==> flow/design.v <==
`timescale 1ns/1ps
module alu(
           clk,            
           rst_n,          
           src1,           
           src2,           
           ALU_control,    
           result,         
           zero,           
           cout,           
           overflow        
           );
input           clk;
input           rst_n;
input  [32-1:0] src1;
input  [32-1:0] src2;
input   [4-1:0] ALU_control;
output [32-1:0] result;
output          zero;
output          cout;
output          overflow;
reg    [32-1:0] result;
reg             zero;
reg             cout;
reg             overflow;
wire		zero_tmp;
wire   [32-1:0] result_tmp;
wire	        overflow_tmp;
wire   [32-1:0] cin_out;
wire		cout_tmp;
wire            set;
wire		cin_first;
assign cin_first = ( (ALU_control == 4'b0110) || (ALU_control == 4'b0111) )? 1'b1 : 1'b0;
alu_top         alu_0(src1[0], src2[0], set, ALU_control[3], ALU_control[2], cin_first, ALU_control[1:0], result_tmp[0], cin_out[0]);
alu_top         alu_1(src1[1], src2[1], 1'b0, ALU_control[3], ALU_control[2], cin_out[0], ALU_control[1:0], result_tmp[1], cin_out[1]);
alu_top         alu_2(src1[2], src2[2], 1'b0, ALU_control[3], ALU_control[2], cin_out[1], ALU_control[1:0], result_tmp[2], cin_out[2]);
alu_top         alu_3(src1[3], src2[3], 1'b0, ALU_control[3], ALU_control[2], cin_out[2], ALU_control[1:0], result_tmp[3], cin_out[3]);
alu_top         alu_4(src1[4], src2[4], 1'b0, ALU_control[3], ALU_control[2], cin_out[3], ALU_control[1:0], result_tmp[4], cin_out[4]);
alu_top         alu_5(src1[5], src2[5], 1'b0, ALU_control[3], ALU_control[2], cin_out[4], ALU_control[1:0], result_tmp[5], cin_out[5]);
alu_top         alu_6(src1[6], src2[6], 1'b0, ALU_control[3], ALU_control[2], cin_out[5], ALU_control[1:0], result_tmp[6], cin_out[6]);
alu_top         alu_7(src1[7], src2[7], 1'b0, ALU_control[3], ALU_control[2], cin_out[6], ALU_control[1:0], result_tmp[7], cin_out[7]);
alu_top         alu_8(src1[8], src2[8], 1'b0, ALU_control[3], ALU_control[2], cin_out[7], ALU_control[1:0], result_tmp[8], cin_out[8]);
alu_top         alu_9(src1[9], src2[9], 1'b0, ALU_control[3], ALU_control[2], cin_out[8], ALU_control[1:0], result_tmp[9], cin_out[9]);
alu_top         alu_10(src1[10], src2[10], 1'b0, ALU_control[3], ALU_control[2], cin_out[9], ALU_control[1:0], result_tmp[10], cin_out[10]);
alu_top         alu_11(src1[11], src2[11], 1'b0, ALU_control[3], ALU_control[2], cin_out[10], ALU_control[1:0], result_tmp[11], cin_out[11]);
alu_top         alu_12(src1[12], src2[12], 1'b0, ALU_control[3], ALU_control[2], cin_out[11], ALU_control[1:0], result_tmp[12], cin_out[12]);
alu_top         alu_13(src1[13], src2[13], 1'b0, ALU_control[3], ALU_control[2], cin_out[12], ALU_control[1:0], result_tmp[13], cin_out[13]);
alu_top         alu_14(src1[14], src2[14], 1'b0, ALU_control[3], ALU_control[2], cin_out[13], ALU_control[1:0], result_tmp[14], cin_out[14]);
alu_top         alu_15(src1[15], src2[15], 1'b0, ALU_control[3], ALU_control[2], cin_out[14], ALU_control[1:0], result_tmp[15], cin_out[15]);
alu_top         alu_16(src1[16], src2[16], 1'b0, ALU_control[3], ALU_control[2], cin_out[15], ALU_control[1:0], result_tmp[16], cin_out[16]);
alu_top         alu_17(src1[17], src2[17], 1'b0, ALU_control[3], ALU_control[2], cin_out[16], ALU_control[1:0], result_tmp[17], cin_out[17]);
alu_top         alu_18(src1[18], src2[18], 1'b0, ALU_control[3], ALU_control[2], cin_out[17], ALU_control[1:0], result_tmp[18], cin_out[18]);
alu_top         alu_19(src1[19], src2[19], 1'b0, ALU_control[3], ALU_control[2], cin_out[18], ALU_control[1:0], result_tmp[19], cin_out[19]);
alu_top         alu_20(src1[20], src2[20], 1'b0, ALU_control[3], ALU_control[2], cin_out[19], ALU_control[1:0], result_tmp[20], cin_out[20]);
alu_top         alu_21(src1[21], src2[21], 1'b0, ALU_control[3], ALU_control[2], cin_out[20], ALU_control[1:0], result_tmp[21], cin_out[21]);
alu_top         alu_22(src1[22], src2[22], 1'b0, ALU_control[3], ALU_control[2], cin_out[21], ALU_control[1:0], result_tmp[22], cin_out[22]);
alu_top         alu_23(src1[23], src2[23], 1'b0, ALU_control[3], ALU_control[2], cin_out[22], ALU_control[1:0], result_tmp[23], cin_out[23]);
alu_top         alu_24(src1[24], src2[24], 1'b0, ALU_control[3], ALU_control[2], cin_out[23], ALU_control[1:0], result_tmp[24], cin_out[24]);
alu_top         alu_25(src1[25], src2[25], 1'b0, ALU_control[3], ALU_control[2], cin_out[24], ALU_control[1:0], result_tmp[25], cin_out[25]);
alu_top         alu_26(src1[26], src2[26], 1'b0, ALU_control[3], ALU_control[2], cin_out[25], ALU_control[1:0], result_tmp[26], cin_out[26]);
alu_top         alu_27(src1[27], src2[27], 1'b0, ALU_control[3], ALU_control[2], cin_out[26], ALU_control[1:0], result_tmp[27], cin_out[27]);
alu_top         alu_28(src1[28], src2[28], 1'b0, ALU_control[3], ALU_control[2], cin_out[27], ALU_control[1:0], result_tmp[28], cin_out[28]);
alu_top         alu_29(src1[29], src2[29], 1'b0, ALU_control[3], ALU_control[2], cin_out[28], ALU_control[1:0], result_tmp[29], cin_out[29]);
alu_top         alu_30(src1[30], src2[30], 1'b0, ALU_control[3], ALU_control[2], cin_out[29], ALU_control[1:0], result_tmp[30], cin_out[30]);
alu_bottom      alu_31(src1[31], src2[31], 1'b0, ALU_control[3], ALU_control[2], cin_out[30], ALU_control[1:0], result_tmp[31], cin_out[31], set, overflow_tmp);
assign cout_tmp = cin_out[31];
assign zero_tmp = (result_tmp == 32'b0) ? 1'b1 : 1'b0;
always@( posedge clk or negedge rst_n ) 
begin
	if(!rst_n) begin
	    	result    <= 1'b0;
  		zero      <= 1'b0;
		cout      <= 1'b0;
    		overflow  <= 1'b0;
	end
	else begin
		result <= result_tmp;
		zero <= zero_tmp;
		overflow <= overflow_tmp;
		cout <= ( (ALU_control == 4'b0010) || (ALU_control == 4'b0110) ) ? cout_tmp : 1'b0;
	end
end
endmodule 
`timescale 1ns/1ps
module alu_bottom(
               src1,        
               src2,        
               less,        
               A_invert,    
               B_invert,    
               cin,         
               operation,   
               result,      
	       cout,
	       set,
	       overflow
               );
input         src1;
input         src2;
input         less;
input         A_invert;
input         B_invert;
input         cin;
input [2-1:0] operation;
output        result;
output	      cout;
output        set;
output reg    overflow;
wire	      fa_sum, cout_temp;
reg           src1_temp, src2_temp, result;
full_adder FA(fa_sum, cout_temp, src1_temp, src2_temp, cin);
assign set = fa_sum;
assign cout = ( (operation == 2'b10) || (operation == 2'b11) ) ? cout_temp : 1'b0;
always@(*) begin
	src1_temp = ((src1) & (~A_invert)) | ((~src1) & (A_invert));
	src2_temp = ((src2) & (~B_invert)) | ((~src2) & (B_invert));
	case(operation)
		2'b00: result <= src1_temp & src2_temp;
		2'b01: result <= src1_temp | src2_temp;
		2'b10: result <= fa_sum;
		2'b11: result <= 1'b0;
	endcase
end
always@(*)begin
    if( operation == 2'b10 || operation == 2'b11)begin
        case( {src1, src2, fa_sum, B_invert} )
            4'b0010: overflow <= 1'b1;
            4'b0111: overflow <= 1'b1;
            4'b1100: overflow <= 1'b1;
            4'b1001: overflow <= 1'b1;
            default: overflow <= 1'b0;
        endcase
    end
    else 
        overflow <= 1'b0;
end
endmodule 
`timescale 1ns/1ps
module alu_top(
               src1,        
               src2,        
               less,        
               A_invert,    
               B_invert,    
               cin,         
               operation,   
               result,      
               cout        
               );
input         src1;
input         src2;
input         less;
input         A_invert;
input         B_invert;
input         cin;
input [2-1:0] operation;
output        result;
output        cout;
reg           src1_temp, src2_temp, result;
wire	      fa_sum, cout_temp;
full_adder FA(fa_sum, cout_temp, src1_temp, src2_temp, cin);
assign cout = ( (operation == 2'b10) || (operation == 2'b11) ) ? cout_temp : 1'b0;
always@(*)
begin
	src1_temp = ((src1) & (~A_invert)) | ((~src1) & (A_invert));
	src2_temp = ((src2) & (~B_invert)) | ((~src2) & (B_invert));
	case(operation)
		2'b00: result <= src1_temp & src2_temp;
		2'b01: result <= src1_temp | src2_temp;
		2'b10: result <= fa_sum;
		2'b11: result <= less;
	endcase
end
endmodule
module full_adder(S, C, x, y, z);
output S, C;
input x, y, z;
wire S1, C1, C2;
half_adder HA1(S1, C1, x, y);
half_adder HA2(S, C2, S1, z);
or G1(C, C2, C1);
endmodule 
module half_adder(S, C, x, y);
output S, C;
input x, y;
xor G1(S, x, y);
and G2(C, x, y);
endmodule 
; Step by step through the tools: alu
; What the tools print for alu, step after step.
; Line numbers count from 1 in the design file above.
; Cell names lack the library's common part.
; The mark -- stands for no value.
[inputs]
top = alu
clock_port = clk
cell_library = sky130hd
lib_corner = tt_025C_1v80

; Elaborated design
; Counts by Yosys on the flattened word-level netlist (proc, flatten, opt, wreduce; memories kept). Register bits leave out memories and registers merged into their read ports (data or address); mux counts leave out enables and synchronous resets folded into registers. Print and check cells are left out. Cells with the same type and inputs are merged into one.
[word_totals]
reg_bits = 35
output_inout_bits = 35
word_cells = 539
[op_classes]
equal = 10
mux = 69
logic = 450
reduce_logical = 6
[op_table]
columns = op, n
row1 = AND 1 bit, 192
row2 = OR 1 bit, 128
row3 = case mux 1 bit (select 4 bit), 32
row4 = NOT 1 bit, 66
row5 = bitwise XOR 1 bit, 64
row6 = two-way mux 1 bit, 37
row7 = logical NOT 32 bit, 1
row8 = equality test 4 x 3 -> 1 bit with constant B, 3
row9 = equality test 4 x 2 -> 1 bit with constant B, 2
row10 = equality test 4 bit with constant B, 2
row11 = equality test 2 bit with constant B, 2
row12 = OR reduction 4 bit, 1
row13 = logical OR 1 bit, 3
row14 = equality test 2 x 1 -> 1 bit with constant B, 1
row15 = logical NOT 2 bit, 1

; Logic depth
; Longest topological path by Yosys (ltp), each cell counted once; first at word level (registers and memories cut), then after technology mapping (sequential cells cut; the memories' decode and read muxes count).
[logic_depth]
ltp_word = 102
ABC_AREA = 1
mapped_depth = 76
depth_no_buf = 74

; Synthesis result
; The flow's flattened synthesis, as Yosys stat reports it; memories are mapped. The netlist is that of the ABC_AREA named above (0 if unset); the other value can give another one.
; Totals and module areas in this step are rounded.
[synth_totals]
cells = 538
mapped_area_um2 = 4500
sequential_area_um2 = 880
ff_cells = 35
[by_type]
columns = type, n, area_total_um2
row1 = dfrtp_1, 35, 875.84
row2 = ha_1, 64, 800.768
row3 = fa_1, 32, 640.614
row4 = xnor2_1, 61, 534.262
row5 = inv_1, 116, 435.418
row6 = nand2_1, 89, 334.07
row7 = or2_2, 27, 168.912
row8 = nand3_1, 32, 160.154
row9 = nor2_1, 27, 101.347
row10 = buf_6, 8, 90.086
row11 = nand3b_1, 12, 90.086
row12 = nand3_2, 8, 80.077
row13 = buf_2, 9, 45.043
row14 = xor2_1, 3, 26.275
row15 = nor2_4, 2, 22.522
row16 = nor2_8, 1, 20.019
row17 = clkbuf_1, 4, 15.014
row18 = inv_8, 1, 11.261
; Other cell types: 6; their cells: 7.

; Path before layout
; Path of least setup slack by OpenSTA after synthesis, without wires, with an ideal clock, recovery checks aside; 20% of the period is set as input and as output delay. Where synthesis merged equal registers, the netlist keeps one of their names.
[synth_path]
path_kind = input to register
startpoint = input ALU_control[2]
endpoint = register zero
tclk_ps = 41800
in_delay_ps = 8360
setup_ps = 71
arrival_time_ps = 28638
required_time_ps = 41729
slack_ps = 13090
path_delay_ps = 20349
path_stages = 76
period_less_setup_slack_ps = 28710
; "path_delay_ps" is the arrival time less input delay plus setup time.
; "path_stages": output pins that drive a net of the path, with the launching flip-flop's if there is one; two outputs of one cell count as two.
; "period_less_setup_slack_ps" = period - worst setup slack (recovery checks aside). The figure is calculated, with input and output delays left at 20% of the set period.
; The rows between start and end are the longest chain of elaborated cells between them; the timing report does not say that the signal goes this way. Where chains are equally long, one stands for them.
; A line is the first line of the expression or statement that the cell stems from. Yosys adds cells for indexed reads and writes and turns some case tables into memories.
[synth_via]
path_cell_list = clkbuf_1 -> buf_2 -> xnor2_1 -> inv_1 -> fa_1 -> nand2_1 -> inv_1 -> fa_1 -> nand2_1 -> fa_1 -> or2_2 -> fa_1 -> or2_2 -> fa_1 -> or2_2 -> fa_1 -> or2_2 -> fa_1 -> [... 40 more ...] -> or2_2 -> fa_1 -> or2_2 -> fa_1 -> or2_2 -> fa_1 -> nor2_1 -> fa_1 -> nand2_1 -> inv_1 -> fa_1 -> nand3_1 -> nand3_1 -> nor2_1 -> nand2_1 -> nor2_1 -> nand2_1 -> nor2_1
elab_chain_cells = 101
[synth_lines]
columns = item, line_no
row1 = start: declaration, 17  ; input   [4-1:0] ALU_control;
row2 = NOT 1 bit, 166  ; src2_temp = ((src2) & (~B_invert)) | ((~src2) & (B_invert));
row3 = AND 1 bit, 166
row4 = OR 1 bit, 166
row5 = bitwise XOR 1 bit, 186  ; xor G1(S, x, y);
row6 = AND 1 bit, 187  ; and G2(C, x, y);
row7 = OR 1 bit, 181  ; or G1(C, C2, C1);
row8 = two-way mux 1 bit, 162  ; assign cout = ( (operation == 2'b10) || (operation == 2'b11) ) ? cout_temp : 1'b0;
row9 = [... 87 more ...], --
row10 = AND 1 bit, 187
row11 = OR 1 bit, 181
row12 = two-way mux 1 bit, 162
row13 = bitwise XOR 1 bit, 186
row14 = case mux 1 bit (select 4 bit), 117  ; case(operation)
row15 = logical NOT 32 bit, 67  ; assign zero_tmp = (result_tmp == 32'b0) ? 1'b1 : 1'b0;
row16 = two-way mux 1 bit, 67
row17 = end: assignment, 72  ; zero <= 1'b0;
row18 = end: assignment, 78  ; zero <= zero_tmp;
row19 = end: declaration, 19  ; output          zero;
; Nets of the timed path that keep an RTL name, with a line that drives or declares them; the list need not be complete.
[synth_named_nets]
columns = net, line_no
row1 = alu_31.result, 117

; Worst path after layout
; Path of least setup slack in the final report of run 1 (OpenROAD, finished layout, wires in). Where an end is a register, its clock arrival counts in the times.
; The path's times are printed in steps of 10 ps; the period is the one set.
[layout_path]
path_kind = input to register
startpoint = input ALU_control[2]
endpoint = register zero
tclk_ps = 22400
in_delay_ps = 4480
setup_ps = 60
arrival_time_ps = 22270
required_time_ps = 22620
slack_ps = 340
path_stages = 75
; The rows between start and end are the longest chain of elaborated cells between them; the timing report does not say that the signal goes this way. Where chains are equally long, one stands for them.
[layout_via]
path_cell_list = buf_12 -> xnor2_4 -> inv_2 -> fa_2 -> nand2_2 -> inv_2 -> fa_2 -> nand2_2 -> fa_2 -> or2_4 -> fa_2 -> or2_4 -> fa_2 -> or2_4 -> fa_2 -> or2_4 -> fa_2 -> or2_4 -> [... 39 more ...] -> or2_4 -> fa_2 -> or2_4 -> fa_2 -> or2_4 -> fa_2 -> nor2_4 -> fa_2 -> nand2_2 -> inv_2 -> fa_1 -> nand3_1 -> nand3_2 -> nor2_4 -> nand3_2 -> nor2_2 -> nand2_1 -> nor2_1
elab_chain_cells = 101
[layout_lines]
columns = item, line_no
row1 = start: declaration, 17  ; input   [4-1:0] ALU_control;
row2 = NOT 1 bit, 166  ; src2_temp = ((src2) & (~B_invert)) | ((~src2) & (B_invert));
row3 = AND 1 bit, 166
row4 = OR 1 bit, 166
row5 = bitwise XOR 1 bit, 186  ; xor G1(S, x, y);
row6 = AND 1 bit, 187  ; and G2(C, x, y);
row7 = OR 1 bit, 181  ; or G1(C, C2, C1);
row8 = two-way mux 1 bit, 162  ; assign cout = ( (operation == 2'b10) || (operation == 2'b11) ) ? cout_temp : 1'b0;
row9 = [... 87 more ...], --
row10 = AND 1 bit, 187
row11 = OR 1 bit, 181
row12 = two-way mux 1 bit, 162
row13 = bitwise XOR 1 bit, 186
row14 = case mux 1 bit (select 4 bit), 167  ; case(operation)
row15 = logical NOT 32 bit, 67  ; assign zero_tmp = (result_tmp == 32'b0) ? 1'b1 : 1'b0;
row16 = two-way mux 1 bit, 67
row17 = end: assignment, 72  ; zero <= 1'b0;
row18 = end: assignment, 78  ; zero <= zero_tmp;
row19 = end: declaration, 19  ; output          zero;

Data sheet: physical implementation of alu

Stored flow runs of alu (2 of them; Yosys, OpenROAD, sky130hd). They differ in their settings and are not a sequence. Constraints: input delay and output delay 20% of the set period each, output load 0.01 pF.
"period_less_ws_ps" means the clock period less the worst setup slack. The figure is calculated, with input and output delays left at 20% of the set period.
"worst_setup_path_time_ps" means the part of the period allowed to the worst setup path (the constraints hold back 20% at inputs and 20% at outputs) less its slack; where the path has registers, the arrival times of their clocks count too.
"worst_setup_path_time_ps" is given in steps of 10 ps.
The measured numbers are rounded.

# run 1
==> flow/run.sh <==
#!/bin/bash
# the make line also repeats the synthesis and layout settings of config.mk as NAME=value (left out here)
make -C /OpenROAD-flow-scripts/flow DESIGN_CONFIG=/design/flow/config.mk WORK_HOME=/design/flow/orfs CLKGATE_MAP_FILE= finish
==> flow/config.mk <==
export PLATFORM = sky130hd
export DESIGN_NAME = alu
export DESIGN_NICKNAME = alu
export VERILOG_FILES = /design/flow/design.v
export SDC_FILE = /design/flow/constraint.sdc
export NUM_CORES = 4
export LEC_CHECK = 0
export ABC_AREA = 1
export CAP_MARGIN = 15
export CELL_PAD_IN_SITES_GLOBAL_PLACEMENT = 0
export CORE_MARGIN = 2
export CORE_UTILIZATION = 34
export GPL_ROUTABILITY_DRIVEN = 1
export PLACE_DENSITY = 0.64
export SETUP_SLACK_MARGIN = 2.02
export SLEW_MARGIN = 20
export TNS_END_PERCENT = 80
==> flow/constraint.sdc <==
create_clock -name core_clock -period 22.4 [get_ports {clk}]
set_input_delay 4.4800 -clock core_clock [delete_from_list [all_inputs] [get_ports {clk}]]
set_output_delay 4.4800 -clock core_clock [all_outputs]
set_load 0.01 [all_outputs]

==> run 1: results <==
period_less_ws_ps=22058
worst_setup_path_time_ps=17580
worst_path_kind="input to register"
total_die_area_um2=14000
synth_area_um2=4500
finalUtil_pct=47
setup_ws_ps=340

# run 2
==> flow/run.sh <==
#!/bin/bash
# the make line also repeats the synthesis and layout settings of config.mk as NAME=value (left out here)
make -C /OpenROAD-flow-scripts/flow DESIGN_CONFIG=/design/flow/config.mk WORK_HOME=/design/flow/orfs CLKGATE_MAP_FILE= finish
==> flow/config.mk <==
export PLATFORM = sky130hd
export DESIGN_NAME = alu
export DESIGN_NICKNAME = alu
export VERILOG_FILES = /design/flow/design.v
export SDC_FILE = /design/flow/constraint.sdc
export NUM_CORES = 4
export LEC_CHECK = 0
export ABC_AREA = 1
export CAP_MARGIN = 20
export CELL_PAD_IN_SITES_DETAIL_PLACEMENT = 1
export CELL_PAD_IN_SITES_GLOBAL_PLACEMENT = 3
export CORE_MARGIN = 2
export CORE_UTILIZATION = 57
export GPL_TIMING_DRIVEN = 0
export MAX_ROUTING_LAYER = met5
export PLACE_DENSITY_LB_ADDON = 0.28
export SLEW_MARGIN = 20
==> flow/constraint.sdc <==
create_clock -name core_clock -period 23.6 [get_ports {clk}]
set_input_delay 4.7200 -clock core_clock [delete_from_list [all_inputs] [get_ports {clk}]]
set_output_delay 4.7200 -clock core_clock [all_outputs]
set_load 0.01 [all_outputs]

==> run 2: results <==
outcome="incomplete, placement halted on FLW-0024"
